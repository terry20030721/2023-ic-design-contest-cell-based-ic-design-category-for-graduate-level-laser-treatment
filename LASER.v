==> flow/design.v <==
module LASER (
    input CLK,
    input RST,
    input [3:0] X,
    input [3:0] Y,
    output reg [3:0] C1X,
    output reg [3:0] C1Y,
    output reg [3:0] C2X,
    output reg [3:0] C2Y,
    output reg DONE
);
    localparam S_IDLE           = 4'd0;
    localparam S_READ           = 4'd1;
    localparam S_INIT_C1        = 4'd2;
    localparam S_CALC_C1        = 4'd3;
    localparam S_UPDATE_C1      = 4'd4;
    localparam S_INIT_C2        = 4'd5;
    localparam S_CALC_C2        = 4'd6;
    localparam S_UPDATE_C2      = 4'd7;
    localparam S_CHECK_CONV     = 4'd8;
    localparam S_DONE           = 4'd9;
    localparam S_WAIT           = 4'd10;
    reg [3:0] state;
    reg [5:0] pixel_count;
    reg [3:0] X_MEM [0:39];
    reg [3:0] Y_MEM [0:39];
    reg [5:0] mark_data;        
    reg [3:0] index_X, index_Y; 
    reg [5:0] current_hit_count;
    reg [5:0] best_hit_count;
    reg [3:0] best_c1x, best_c1y;
    reg [3:0] best_c2x, best_c2y;
    reg [3:0] old_c1x, old_c1y, old_c2x, old_c2y;
    reg p0_scan, p1_scan, p2_scan, p3_scan;    
    reg p0_fix,  p1_fix,  p2_fix,  p3_fix;     
    reg hit0, hit1, hit2, hit3;                
    reg [3:0] fixed_cx, fixed_cy;
    initial begin
        state = S_IDLE;
        pixel_count = 0;
        mark_data = 0;
        index_X = 0; index_Y = 0;
        current_hit_count = 0; best_hit_count = 0;
        best_c1x = 0; best_c1y = 0; best_c2x = 0; best_c2y = 0;
    end
    always @(posedge CLK or posedge RST) begin
        if (RST) begin
            state <= S_IDLE;
            pixel_count <= 0;
            DONE <= 0;
            C1X <= 0; C1Y <= 0; C2X <= 0; C2Y <= 0;
            mark_data <= 0;
            index_X <= 0; index_Y <= 0;
            current_hit_count <= 0; best_hit_count <= 0;
            best_c1x <= 0; best_c1y <= 0; best_c2x <= 0; best_c2y <= 0;
        end
        else begin
            case(state)
                S_IDLE: begin
                    DONE <= 0;
                    state <= S_READ;
                    best_c1x <= 0; best_c1y <= 0; best_c2x <= 0; best_c2y <= 0;
                    X_MEM[pixel_count] <= X;
                    Y_MEM[pixel_count] <= Y;
                    pixel_count <= pixel_count + 1;
                end
                S_READ: begin
                    X_MEM[pixel_count] <= X;
                    Y_MEM[pixel_count] <= Y;
                    if (pixel_count >= 39) begin
                        pixel_count <= 0;
                        state <= S_INIT_C1; 
                    end
                    else begin
                        pixel_count <= pixel_count + 1;
                    end
                end
                S_INIT_C1: begin
                    index_X <= 0;
                    index_Y <= 0;
                    best_hit_count <= 0; 
                    old_c1x <= best_c1x; old_c1y <= best_c1y;
                    old_c2x <= best_c2x; old_c2y <= best_c2y;
                    state <= S_CALC_C1;
                    mark_data <= 0;
                    current_hit_count <= 0;
                end
                S_CALC_C1: begin
                    current_hit_count <= current_hit_count + hit0 + hit1 + hit2 + hit3;
                    if (mark_data == 36) begin
                        state <= S_UPDATE_C1;
                        mark_data <= 0;
                    end
                    else begin
                        mark_data <= mark_data + 4;
                    end
                end
                S_UPDATE_C1: begin
                    if (current_hit_count >= best_hit_count) begin
                        best_hit_count <= current_hit_count;
                        best_c1x <= index_X;
                        best_c1y <= index_Y;
                    end
                    current_hit_count <= 0;
                    if (index_X == 15 && index_Y == 15) begin
                        state <= S_INIT_C2;
                    end
                    else begin
                        if (index_X == 15) begin
                            index_X <= 0;
                            index_Y <= index_Y + 1;
                        end else begin
                            index_X <= index_X + 1;
                        end
                        state <= S_CALC_C1; 
                    end
                end
                S_INIT_C2: begin
                    index_X <= 0;
                    index_Y <= 0;
                    best_hit_count <= 0; 
                    state <= S_CALC_C2;
                    mark_data <= 0;
                    current_hit_count <= 0;
                end
                S_CALC_C2: begin
                    current_hit_count <= current_hit_count + hit0 + hit1 + hit2 + hit3;
                    if (mark_data == 36) begin
                        state <= S_UPDATE_C2;
                        mark_data <= 0;
                    end
                    else begin
                        mark_data <= mark_data + 4;
                    end
                end
                S_UPDATE_C2: begin
                    if (current_hit_count >= best_hit_count) begin
                        best_hit_count <= current_hit_count;
                        best_c2x <= index_X;
                        best_c2y <= index_Y;
                    end
                    current_hit_count <= 0;
                    if (index_X == 15 && index_Y == 15) begin
                        state <= S_CHECK_CONV; 
                    end
                    else begin
                        if (index_X == 15) begin
                            index_X <= 0;
                            index_Y <= index_Y + 1;
                        end else begin
                            index_X <= index_X + 1;
                        end
                        state <= S_CALC_C2;
                    end
                end
                S_CHECK_CONV: begin
                    if (old_c1x == best_c1x && old_c1y == best_c1y && 
                        old_c2x == best_c2x && old_c2y == best_c2y) begin
                        state <= S_DONE;
                    end
                    else begin
                        state <= S_INIT_C1;
                    end
                end
                S_DONE: begin
                    C1X <= best_c1x; C1Y <= best_c1y;
                    C2X <= best_c2x; C2Y <= best_c2y;
                    DONE <= 1;
                    state <= S_WAIT;
                end
                S_WAIT: begin
                    DONE <= 0;
                    state <= S_IDLE;
                end
                default: state <= S_IDLE;
            endcase
        end
    end
    function check_hit;
        input [3:0] tx, ty, cx, cy;
        reg [3:0] abs_dx, abs_dy;
        begin
            abs_dx = (tx >= cx) ? (tx - cx) : (cx - tx);
            abs_dy = (ty >= cy) ? (ty - cy) : (cy - ty);
            if ( (abs_dx + abs_dy <= 4) || (abs_dx == 2 && abs_dy == 3) || (abs_dx == 3 && abs_dy == 2) )
                check_hit = 1'b1;
            else
                check_hit = 1'b0;
        end
    endfunction
    always @(*) begin
        if (state == S_CALC_C1) begin
            fixed_cx = best_c2x;
            fixed_cy = best_c2y;
        end
        else begin 
            fixed_cx = best_c1x;
            fixed_cy = best_c1y;
        end
    end
    always @(*) begin
        p0_scan = check_hit(X_MEM[mark_data],   Y_MEM[mark_data],   index_X, index_Y);
        p1_scan = check_hit(X_MEM[mark_data+1], Y_MEM[mark_data+1], index_X, index_Y);
        p2_scan = check_hit(X_MEM[mark_data+2], Y_MEM[mark_data+2], index_X, index_Y);
        p3_scan = check_hit(X_MEM[mark_data+3], Y_MEM[mark_data+3], index_X, index_Y);
        p0_fix = check_hit(X_MEM[mark_data],   Y_MEM[mark_data],   fixed_cx, fixed_cy);
        p1_fix = check_hit(X_MEM[mark_data+1], Y_MEM[mark_data+1], fixed_cx, fixed_cy);
        p2_fix = check_hit(X_MEM[mark_data+2], Y_MEM[mark_data+2], fixed_cx, fixed_cy);
        p3_fix = check_hit(X_MEM[mark_data+3], Y_MEM[mark_data+3], fixed_cx, fixed_cy);
        hit0 = p0_scan || p0_fix;
        hit1 = p1_scan || p1_fix;
        hit2 = p2_scan || p2_fix;
        hit3 = p3_scan || p3_fix;
    end
endmodule
==> From RTL to reports: LASER <==
The steps from the RTL of LASER to its reports follow in flow order.
Line numbers count from 1 in the design file above.
Operators carry their Yosys type and port widths (W data, S select, Z words).
{ "setup": {"design": "LASER", "clk_port": "CLK", "library": "sky130hd", "corner": "tt_025C_1v80"} }

==> Word-level counts <==
Yosys after proc, flatten, opt, wreduce and memory -nomap, before mapping. Print and check cells are not counted.
{ "op_classes": {"add_sub_neg": 51, "compare": 26, "eq_ne": 291, "mux": 221, "bitwise": 1, "reduce_and_logical": 106} }
{ "op_table": {"columns": ["op", "count"], "rows": [
  ["$pmux W4 S40", 8],
  ["$mux W4", 189],
  ["$eq A6 B5 Y1 const B", 80],
  ["$eq A6 B4 Y1 const B", 40],
  ["$eq A6 B6 Y1 const B", 40],
  ["$eq A4 B2 Y1 const B", 34],
  ["$sub A4 B4 Y4", 32],
  ["$reduce_and A3 Y1", 42],
  ["$eq A6 B3 Y1 const B", 20],
  ["$ne A2 B1 Y1 const B", 42],
  ["$ge A4 B4 Y1", 16],
  ["$eq A6 B2 Y1 const B", 10],
  ["$pmux W6 S2", 4],
  ["$pmux W4 S2", 6],
  ["$add A4 B4 Y5", 8],
  ["$le A5 B3 Y1 const B", 8],
  ["$pmux W4 S10", 1],
  ["$eq A6 B1 Y1 const B", 5],
  ["$logic_not A6 Y1", 5],
  ["$add A6 B1 Y6", 4],
  ["$logic_and A1 B1 Y1", 20],
  ["$logic_or A1 B1 Y1", 20],
  ["$eq A4 B4 Y1 const B", 5],
  ["$mux W6", 3],
  ["$eq A4 B3 Y1 const B", 4],
  ["$eq A4 B4 Y1", 4],
  ["$ne A2 B2 Y1 const B", 6],
  ["$add A6 B1 Y6 const B", 2]
]} }
Not listed: further kinds 16, cells in them 38.
{ "word_totals": {"regBits": 405, "inputBits": 10, "output_inout_bits": 17} }

==> Logic depth <==
Depth = most cells in a row (Yosys ltp): at word level without a register or memory, in the mapped netlist without a sequential cell, where the memories' decode and read muxes count.
{ "logic_depth": {"ltp_word": 15, "ABC_AREA": 0, "depth_mapped": 33, "mapped_depth_nobuf": 32} }

==> After synthesis <==
The flow's flattened synthesis, as Yosys stat reports it; memories are mapped. The netlist is that of the ABC_AREA named above (0 if unset); the other value can give another one.
{ "synth_totals": {"mapped_cells": 1774, "synth_area_um2": 21884.7, "seqArea_um2": 11766.3, "ff_cells": 403, "buffers": 61} }
{ "by_type": {"columns": ["cell", "count"], "rows": [
  ["sky130_fd_sc_hd__edfxtp_1", 336],
  ["sky130_fd_sc_hd__ha_1", 168],
  ["sky130_fd_sc_hd__dfrtp_1", 67],
  ["sky130_fd_sc_hd__fa_1", 43],
  ["sky130_fd_sc_hd__inv_1", 137],
  ["sky130_fd_sc_hd__a22oi_1", 67],
  ["sky130_fd_sc_hd__nand2_1", 120],
  ["sky130_fd_sc_hd__a221oi_1", 48],
  ["sky130_fd_sc_hd__mux2i_1", 42],
  ["sky130_fd_sc_hd__nor2_1", 94],
  ["sky130_fd_sc_hd__xor2_1", 40],
  ["sky130_fd_sc_hd__mux2_2", 31],
  ["sky130_fd_sc_hd__a21oi_1", 63],
  ["sky130_fd_sc_hd__a21o_1", 37],
  ["sky130_fd_sc_hd__o21ai_0", 51],
  ["sky130_fd_sc_hd__a22o_1", 28],
  ["sky130_fd_sc_hd__nor2b_1", 32],
  ["sky130_fd_sc_hd__nand3_1", 32]
]} }
Not listed: further types 57, cells in them 338.

==> Timing after synthesis <==
Path of least setup slack by OpenSTA after synthesis, without wires, with an ideal clock, recovery checks aside; 20% of the period is set as input and as output delay. Where synthesis merged equal registers, the netlist keeps one of their names.
{ "synth_path": {"path_kind": "flip-flop to flip-flop", "startpoint": "register mark_data[3]", "endpoint": "register current_hit_count[4]", "period_ns": 6.72, "setup_time_ns": 0.118, "launch_ns": 0.000, "arrival_time_ns": 6.285, "required_ns": 6.602, "path_slack_ns": 0.317, "delay_ns": 6.403, "path_stages": 31, "synth_period_reached_ns": 6.403} }
"delay_ns" = arrival - input delay + setup time.
"path_stages": output pins that drive a net of the path, with the launching flip-flop's if there is one; two outputs of one cell count as two.
"synth_period_reached_ns" is the clock period less the worst setup slack; recovery checks do not enter. This is arithmetic on one report: input and output delays are still those of the set period (20% each).
Between the ends stands the longest chain of elaborated cells between them, by number of cells; it is not shown to be the way that was timed. Of several equally long chains one is given.
Each line given opens the expression or statement behind the cell; cells for indexed reads and writes are added by Yosys, which also makes memories of some case tables.
A register here has more assigning lines than the two given.
{ "synth_between": {"path_cell_list": "sky130_fd_sc_hd__dfrtp_1 sky130_fd_sc_hd__inv_1 sky130_fd_sc_hd__ha_1 sky130_fd_sc_hd__nor2_1 sky130_fd_sc_hd__o21ai_0 sky130_fd_sc_hd__o41ai_4 sky130_fd_sc_hd__nand2_1 sky130_fd_sc_hd__clkbuf_1 sky130_fd_sc_hd__nor2_1 sky130_fd_sc_hd__a31oi_1 sky130_fd_sc_hd__inv_1 sky130_fd_sc_hd__fa_1 sky130_fd_sc_hd__a21boi_0 sky130_fd_sc_hd__o21bai_1 sky130_fd_sc_hd__a21o_1 sky130_fd_sc_hd__mux2i_1 sky130_fd_sc_hd__inv_1 sky130_fd_sc_hd__fa_1 sky130_fd_sc_hd__xor2_1 sky130_fd_sc_hd__a21oi_1 sky130_fd_sc_hd__nor3_1 sky130_fd_sc_hd__a21oi_1 sky130_fd_sc_hd__o41ai_1 sky130_fd_sc_hd__a41oi_1 sky130_fd_sc_hd__fa_1 sky130_fd_sc_hd__inv_1 sky130_fd_sc_hd__fa_1 sky130_fd_sc_hd__fa_1 sky130_fd_sc_hd__nand4_1 sky130_fd_sc_hd__xor2_1 sky130_fd_sc_hd__nor2_1", "elab_chain_len": 15} }
{ "synth_rtl": {"columns": ["element", "line", "source"], "rows": [
  ["start, declared", 27, "reg [5:0] mark_data;"],
  ["start, assigned", 95, "mark_data <= mark_data + 4;"],
  ["start, assigned", 133, "mark_data <= mark_data + 4;"],
  ["$eq A6 B6 Y1", 202, "p0_scan = check_hit(X_MEM[mark_data],   Y_MEM[mark_data],   index_X, index_Y);"],
  ["$pmux W4 S40", 202, null],
  ["$sub A4 B4 Y4", 183, "abs_dx = (tx >= cx) ? (tx - cx) : (cx - tx);"],
  ["$mux W4", 183, null],
  ["$add A4 B4 Y5", 185, "if ( (abs_dx + abs_dy <= 4) || (abs_dx == 2 && abs_dy == 3) || (abs_dx == 3 && abs_dy == 2) )"],
  ["$le A5 B3 Y1", 185, null],
  ["$logic_or A1 B1 Y1 (2 in a row)", 185, null],
  ["$mux W1", 185, null],
  ["$logic_or A1 B1 Y1", 210, "hit0 = p0_scan || p0_fix;"],
  ["$add A6 B1 Y6 (4 in a row)", 127, "current_hit_count <= current_hit_count + hit0 + hit1 + hit2 + hit3;"],
  ["$pmux W6 S2", 58, "case(state)"],
  ["end, assigned", 89, "current_hit_count <= current_hit_count + hit0 + hit1 + hit2 + hit3;"],
  ["end, assigned", 127, null],
  ["end, declared", 29, "reg [5:0] current_hit_count;"]
]} }

==> Timing after layout <==
Path of least setup slack in the final report of flow run A (OpenROAD, finished layout, wires in). Where an end is a register, its clock arrival counts in the times.
{ "layout_path": {"path_kind": "flip-flop to flip-flop", "startpoint": "register mark_data[3]", "endpoint": "register current_hit_count[4]", "period_ns": 6.44, "setup_time_ns": 0.11, "launch_ns": 0.54, "arrival_time_ns": 6.79, "required_ns": 6.88, "path_slack_ns": 0.09, "path_stages": 30} }
Between the ends stands the longest chain of elaborated cells between them, by number of cells; it is not shown to be the way that was timed. Of several equally long chains one is given.
A register here has more assigning lines than the two given.
{ "layout_between": {"path_cell_list": "sky130_fd_sc_hd__dfrtp_1 sky130_fd_sc_hd__inv_2 sky130_fd_sc_hd__ha_4 sky130_fd_sc_hd__and3b_2 sky130_fd_sc_hd__buf_12 sky130_fd_sc_hd__a22o_1 sky130_fd_sc_hd__a221o_1 sky130_fd_sc_hd__a221oi_2 sky130_fd_sc_hd__a31oi_1 sky130_fd_sc_hd__inv_1 sky130_fd_sc_hd__ha_1 sky130_fd_sc_hd__a21oi_4 sky130_fd_sc_hd__nor2_2 sky130_fd_sc_hd__a2111oi_4 sky130_fd_sc_hd__nor2b_1 sky130_fd_sc_hd__o32ai_2 sky130_fd_sc_hd__ha_1 sky130_fd_sc_hd__a21oi_2 sky130_fd_sc_hd__a31oi_1 sky130_fd_sc_hd__nor4_1 sky130_fd_sc_hd__a21oi_1 sky130_fd_sc_hd__o41ai_2 sky130_fd_sc_hd__a41oi_2 sky130_fd_sc_hd__fa_1 sky130_fd_sc_hd__inv_1 sky130_fd_sc_hd__fa_2 sky130_fd_sc_hd__fa_2 sky130_fd_sc_hd__nand4_1 sky130_fd_sc_hd__xor2_1 sky130_fd_sc_hd__nor2_1", "elab_chain_len": 15} }
{ "layout_rtl": {"columns": ["element", "line", "source"], "rows": [
  ["start, declared", 27, "reg [5:0] mark_data;"],
  ["start, assigned", 95, "mark_data <= mark_data + 4;"],
  ["start, assigned", 133, "mark_data <= mark_data + 4;"],
  ["$eq A6 B6 Y1", 202, "p0_scan = check_hit(X_MEM[mark_data],   Y_MEM[mark_data],   index_X, index_Y);"],
  ["$pmux W4 S40", 202, null],
  ["$sub A4 B4 Y4", 183, "abs_dx = (tx >= cx) ? (tx - cx) : (cx - tx);"],
  ["$mux W4", 183, null],
  ["$add A4 B4 Y5", 185, "if ( (abs_dx + abs_dy <= 4) || (abs_dx == 2 && abs_dy == 3) || (abs_dx == 3 && abs_dy == 2) )"],
  ["$le A5 B3 Y1", 185, null],
  ["$logic_or A1 B1 Y1 (2 in a row)", 185, null],
  ["$mux W1", 185, null],
  ["$logic_or A1 B1 Y1", 210, "hit0 = p0_scan || p0_fix;"],
  ["$add A6 B1 Y6 (4 in a row)", 127, "current_hit_count <= current_hit_count + hit0 + hit1 + hit2 + hit3;"],
  ["$pmux W6 S2", 58, "case(state)"],
  ["end, assigned", 89, "current_hit_count <= current_hit_count + hit0 + hit1 + hit2 + hit3;"],
  ["end, assigned", 127, null],
  ["end, declared", 29, "reg [5:0] current_hit_count;"]
]} }

FLOW RESULTS
============

Flow measurements of LASER on sky130hd: 2 stored runs with different settings, listed in no order. Input and output delays are each 20% of the period that was set; the output load is 0.01 pF.
"achieved clock period (ns)" is the run's clock period less its worst setup slack. It is reckoned from that one timing run; input and output delays stay at 20% of the period that was set.
"worst setup path time (ns)": the worst setup path's part of the clock period (all of it between registers, 20% less for each end at a port) less its slack. A launch clock that arrives late makes it longer, a capture clock that arrives late makes it shorter.
"finish__power__total" rests on the timing tool's default activity at the inputs, not on a simulated workload.

settings of flow run A
{
  "period_ns": 6.44,
  "CORE_UTILIZATION": 68,
  "CAP_MARGIN": 20,
  "CORE_MARGIN": 2,
  "SLEW_MARGIN": 20
}
report of flow run A
yosys chip area after synthesis (um^2): 21884.7
finish__design__die__area: 33633.7
finish__design__instance__area__stdcell: 25791.0
finish__design__instance__utilization: 0.8152
finish__timing__setup__ws: 0.093
finish__timing__setup__tns: 0.000
finish__timing__hold__ws: 0.502
finish__power__total: 5.138e-03
achieved clock period (ns): 6.347
worst setup path time (ns): 6.35
worst setup path kind: flip-flop to flip-flop

settings of flow run B
{
  "period_ns": 3.82,
  "CORE_UTILIZATION": 47,
  "SETUP_SLACK_MARGIN": 0.99,
  "CORE_MARGIN": 6,
  "CELL_PAD_IN_SITES_GLOBAL_PLACEMENT": 0,
  "CELL_PAD_IN_SITES_DETAIL_PLACEMENT": 2,
  "ABC_AREA": 1,
  "GPL_TIMING_DRIVEN": 0,
  "CTS_CLUSTER_DIAMETER": 49,
  "CAP_MARGIN": 10,
  "SLEW_MARGIN": 25
}
report of flow run B: did not finish, cts, DPL-0033
